==> flow/design.v <==
`timescale 1ns / 1ps
module data_memory(
    input clk,
    input [31:0] data_address,
    input [31:0] write_data,
    input [3:0] write_enable,
    output [31:0] read_data
);
    reg [7:0] m[0:31];
    initial begin
        m[3] = 8'b10010110;
        m[2] = 8'b11001001;
        m[1] = 8'b10100111;
        m[0] = 8'b10110001;
    end
    reg [31:0] read_data_reg;
always @(*) begin
    read_data_reg = {m[data_address[5:2]], m[data_address[5:2]+1], m[data_address[5:2]+2], m[data_address[5:2]+3]};
end
assign read_data = read_data_reg;
    always @(posedge clk) begin
        if (write_enable != 0) begin
            if (write_enable[0]) m[data_address[1:0]] <= write_data[7:0];
            if (write_enable[1]) m[data_address[1:0]+1] <= write_data[15:8];
            if (write_enable[2]) m[data_address[1:0]+2] <= write_data[23:16];
            if (write_enable[3]) m[data_address[1:0]+3] <= write_data[31:24];
        end
    end
endmodule
# --- From RTL to reports: data_memory ---
# What the tools print for data_memory, step after step.
# Lines are those of the file above, counted from 1.
# Operators: Yosys type, input widths -> output width; for muxes data width and select width s.
# Library cell names are shortened.
setup:
  top_module: "data_memory"
  clock_port: "clk"
  cell_library: "sky130hd"
  lib_corner: "tt_025C_1v80"

# --- Word-level counts ---
# Source: Yosys, flattened and elaborated, memories not mapped. Widths are those after wreduce; folded enables and synchronous resets count as part of the registers. Registers that Yosys merges into a memory's read port (data or address) are not register bits. Print and check cells do not count. Equal cells are merged and count once.
# Yosys's memory passes give these memory sizes; they may raise the number of words (mostly to a power of two), join words into wider ones and drop unused or constant bits.
word_totals:
  ff_bits: 0
  mem_bits_rw: 256
  mem_count: 1
  in_bits: 69
  output_inout_bits: 32
  wordCells: 32
memory_table:
  columns: ["memory", "size", "word_bits", "read_ports", "write_ports", "line_no", "rtl"]
  rows:
  - ["m", 32, 8, 4, 4, 9, "reg [7:0] m[0:31];"]
op_classes:
  add_sub_neg: 6
  mux: 24
  n_reduce_logical: 1
ops:
  columns: ["operator", "count"]
  rows:
  - ["$mux 8", 8]
  - ["$mux 5", 8]
  - ["$add 4x2->5 const B", 2]
  - ["$mux 1", 8]
  - ["$add 2x2->3 const B", 2]
  - ["$add 4x1->5 const B", 1]
  - ["$reduce_bool 4->1", 1]
  - ["$add 2x1->3 const B", 1]

# --- Depth ---
# Depth = most cells in a row (Yosys ltp): at word level without a register or memory, in the mapped netlist without a sequential cell, where the memories' decode and read muxes count.
depth:
  depth_word: 3
  abc_area: 0
  mapped_depth: 7
  mapped_depth_nobuf: 4

# --- Mapped cells and area ---
# Source: synth_stat.txt of the flow (Yosys; design flattened, memories mapped). It holds for the ABC_AREA given above (unset counts as 0); a run with the other value may have another netlist.
synth_totals:
  stdcells: 387
  mapped_area_mm2: 0.0048084
  sequential_area_mm2: 0.0019218
  ff_cells: 64
  buf_cells: 47
by_type:
  columns: ["cell", "count", "type_area_um2"]
  rows:
  - ["edfxtp_1", 64, 1.92E+03]
  - ["mux4_2", 32, 720.691]
  - ["mux2_2", 56, 630.605]
  - ["mux2i_1", 27, 270.259]
  - ["mux2_1", 17, 191.434]
  - ["a21oi_1", 32, 160.154]
  - ["nor2_1", 33, 123.869]
  - ["clkbuf_1", 29, 108.854]
  - ["buf_6", 7, 78.826]
  - ["o221a_2", 7, 78.826]
  - ["nand4b_1", 7, 61.309]
  - ["nand2_1", 15, 56.304]
  - ["nand3b_1", 7, 52.55]
  - ["o31ai_1", 7, 52.55]
  - ["buf_2", 10, 50.048]
  - ["o21ai_0", 9, 45.043]
  - ["inv_1", 10, 37.536]
  - ["xnor2_4", 1, 27.526]
# Other cell types: 13; their cells: 17.

# --- Worst setup path after synthesis ---
# Path of least setup slack by OpenSTA after synthesis, without wires, with an ideal clock, recovery checks aside; 20% of the period is set as input and as output delay. Where synthesis merged equal registers, the netlist keeps one of their names.
synth_timing:
  path_type: "input to output"
  start: "input port data_address[3]"
  end: "output port read_data[16]"
  period_ns: 6.04
  in_delay_ns: 1.208
  out_delay_ns: 1.208
  launch_ns: 1.208
  arrival_ns: 2.795
  required_ns: 4.832
  path_slack_ns: 2.037
  delay_ns: 1.587
  path_stages: 6
  path_buffers: 3
  period_less_setup_slack_ns: 4.003
# "delay_ns" is the arrival time less input delay plus setup time.
# A path that ends at an output port has no setup time.
# "path_stages" counts driving pins, that of a launching flip-flop among them; a cell with two outputs on the path counts twice.
# "period_less_setup_slack_ns" is the clock period less the worst setup slack; recovery checks do not enter. This is arithmetic on one report: input and output delays are still those of the set period (20% each).
# The rows between start and end are the longest chain of elaborated cells between them; the timing report does not say that the signal goes this way. Where chains are equally long, one stands for them.
# A line is the first line of the expression or statement that the cell stems from. Yosys adds cells for indexed reads and writes and turns some case tables into memories.
# The chain passes a memory read, where the word-level depth is cut; so it can be longer than that depth.
synth_via:
  cell_sequence: "buf_2 inv_2 ha_1 buf_1 clkbuf_1 mux4_2"
  elab_chain_cells: 2
  cells_between: 2
  cone_lines: 2
  classes_between: "add/sub (1); memory (1)"
synth_rtl:
  columns: ["element", "line_no", "rtl"]
  rows:
  - ["start, declared", 4, "input [31:0] data_address,"]
  - ["$add 4x1->5", 18, "read_data_reg = {m[data_address[5:2]], m[data_address[5:2]+1], m[data_address[5:2]+2], m[data_address[5:2]+3]} ..."]
  - ["$mem_v2 32x8", 9, "reg [7:0] m[0:31];"]
  - ["end, declared", 7, "output [31:0] read_data"]

# --- Path in the finished layout ---
# Path of least setup slack in the final report of flow run 1 (OpenROAD, finished layout, wires in). Where an end is a register, its clock arrival counts in the times.
layout_timing:
  path_type: "input to output"
  start: "input port data_address[4]"
  end: "output port read_data[8]"
  period_ns: 3.3
  in_delay_ns: 0.66
  out_delay_ns: 0.66
  launch_ns: 0.66
  arrival_ns: 2.57
  required_ns: 2.64
  path_slack_ns: 0.07
  path_stages: 5
  path_buffers: 4
# The rows between start and end are the longest chain of elaborated cells between them; the timing report does not say that the signal goes this way. Where chains are equally long, one stands for them.
# The chain passes a memory read, where the word-level depth is cut; so it can be longer than that depth.
layout_via:
  cell_sequence: "clkdlybuf4s50_1 buf_4 buf_4 mux4_2 clkdlybuf4s50_1"
  elab_chain_cells: 2
  cells_between: 2
  cone_lines: 2
  classes_between: "add/sub (1); memory (1)"
layout_rtl:
  columns: ["element", "line_no", "rtl"]
  rows:
  - ["start, declared", 4, "input [31:0] data_address,"]
  - ["$add 4x2->5", 18, "read_data_reg = {m[data_address[5:2]], m[data_address[5:2]+1], m[data_address[5:2]+2], m[data_address[5:2]+3]} ..."]
  - ["$mem_v2 32x8", 9, "reg [7:0] m[0:31];"]
  - ["end, declared", 7, "output [31:0] read_data"]

# data_memory through Yosys and OpenROAD on sky130hd: 2 stored runs, unordered, with their settings and measured results. The constraints put input and output delay at 20% of the set period each and load the outputs with 0.01 pF.
# "period_less_ws_ns": clock period set for the run, less the worst setup slack. It is reckoned from that one timing run; input and output delays stay at 20% of the period that was set.
# By "critical_path_time_ns" is meant the share of the clock period that the worst setup path is allowed (20% is reserved at inputs, 20% at outputs), minus its slack. Clock arrival times at its registers enter into it.
# By "design_power_w" is meant OpenSTA's value without simulated activity: inputs other than the clock are taken to toggle once in ten clock periods, and the tool carries that through the logic.
runs:
  - name: "flow run 1"
    settings:
      period_ns: 3.3
      CORE_UTILIZATION: 32
      PLACE_DENSITY_LB_ADDON: 0.17
      CORE_ASPECT_RATIO: 1.6
      CORE_MARGIN: 7
      GPL_ROUTABILITY_DRIVEN: 0
      CTS_CLUSTER_DIAMETER: 134
      SLEW_MARGIN: 5
      CAP_MARGIN: 20
    results:
      yosys.chip_area_mm2: 0.0048084
      design.die.area_mm2: 0.0187499
      layout_stdcell_area_mm2: 0.0060746
      util_frac: 0.415
      fin_ws_ns: 0.072
      total_negative_slack_ns: 0.000
      holdWs_ns: 0.983
      design_power_w: 0.002599
      period_less_ws_ns: 3.228
      critical_path_time_ns: 1.91
      path_kind: "input to output"
  - name: "flow run 2"
    settings:
      period_ns: 2.07
      CORE_UTILIZATION: 53
      SETUP_SLACK_MARGIN: 0.19
      PLACE_DENSITY: 0.57
      CELL_PAD_IN_SITES_GLOBAL_PLACEMENT: 0
      CELL_PAD_IN_SITES_DETAIL_PLACEMENT: 1
      TNS_END_PERCENT: 60
      GPL_ROUTABILITY_DRIVEN: 1
      CTS_CLUSTER_SIZE: 12
      MIN_ROUTING_LAYER: "met1"
      MAX_ROUTING_LAYER: "met4"
      CAP_MARGIN: 20
      CORE_MARGIN: 2
      SLEW_MARGIN: 20
    results:
      yosys.chip_area_mm2: 0.0048084
      design.die.area_mm2: 0.0098506
      layout_stdcell_area_mm2: 0.0066539
      util_frac: 0.759
      fin_ws_ns: -0.321
      total_negative_slack_ns: -4.437
      holdWs_ns: 0.748
      design_power_w: 0.004569
      period_less_ws_ns: 2.391
      critical_path_time_ns: 1.98
      path_kind: "register to output"
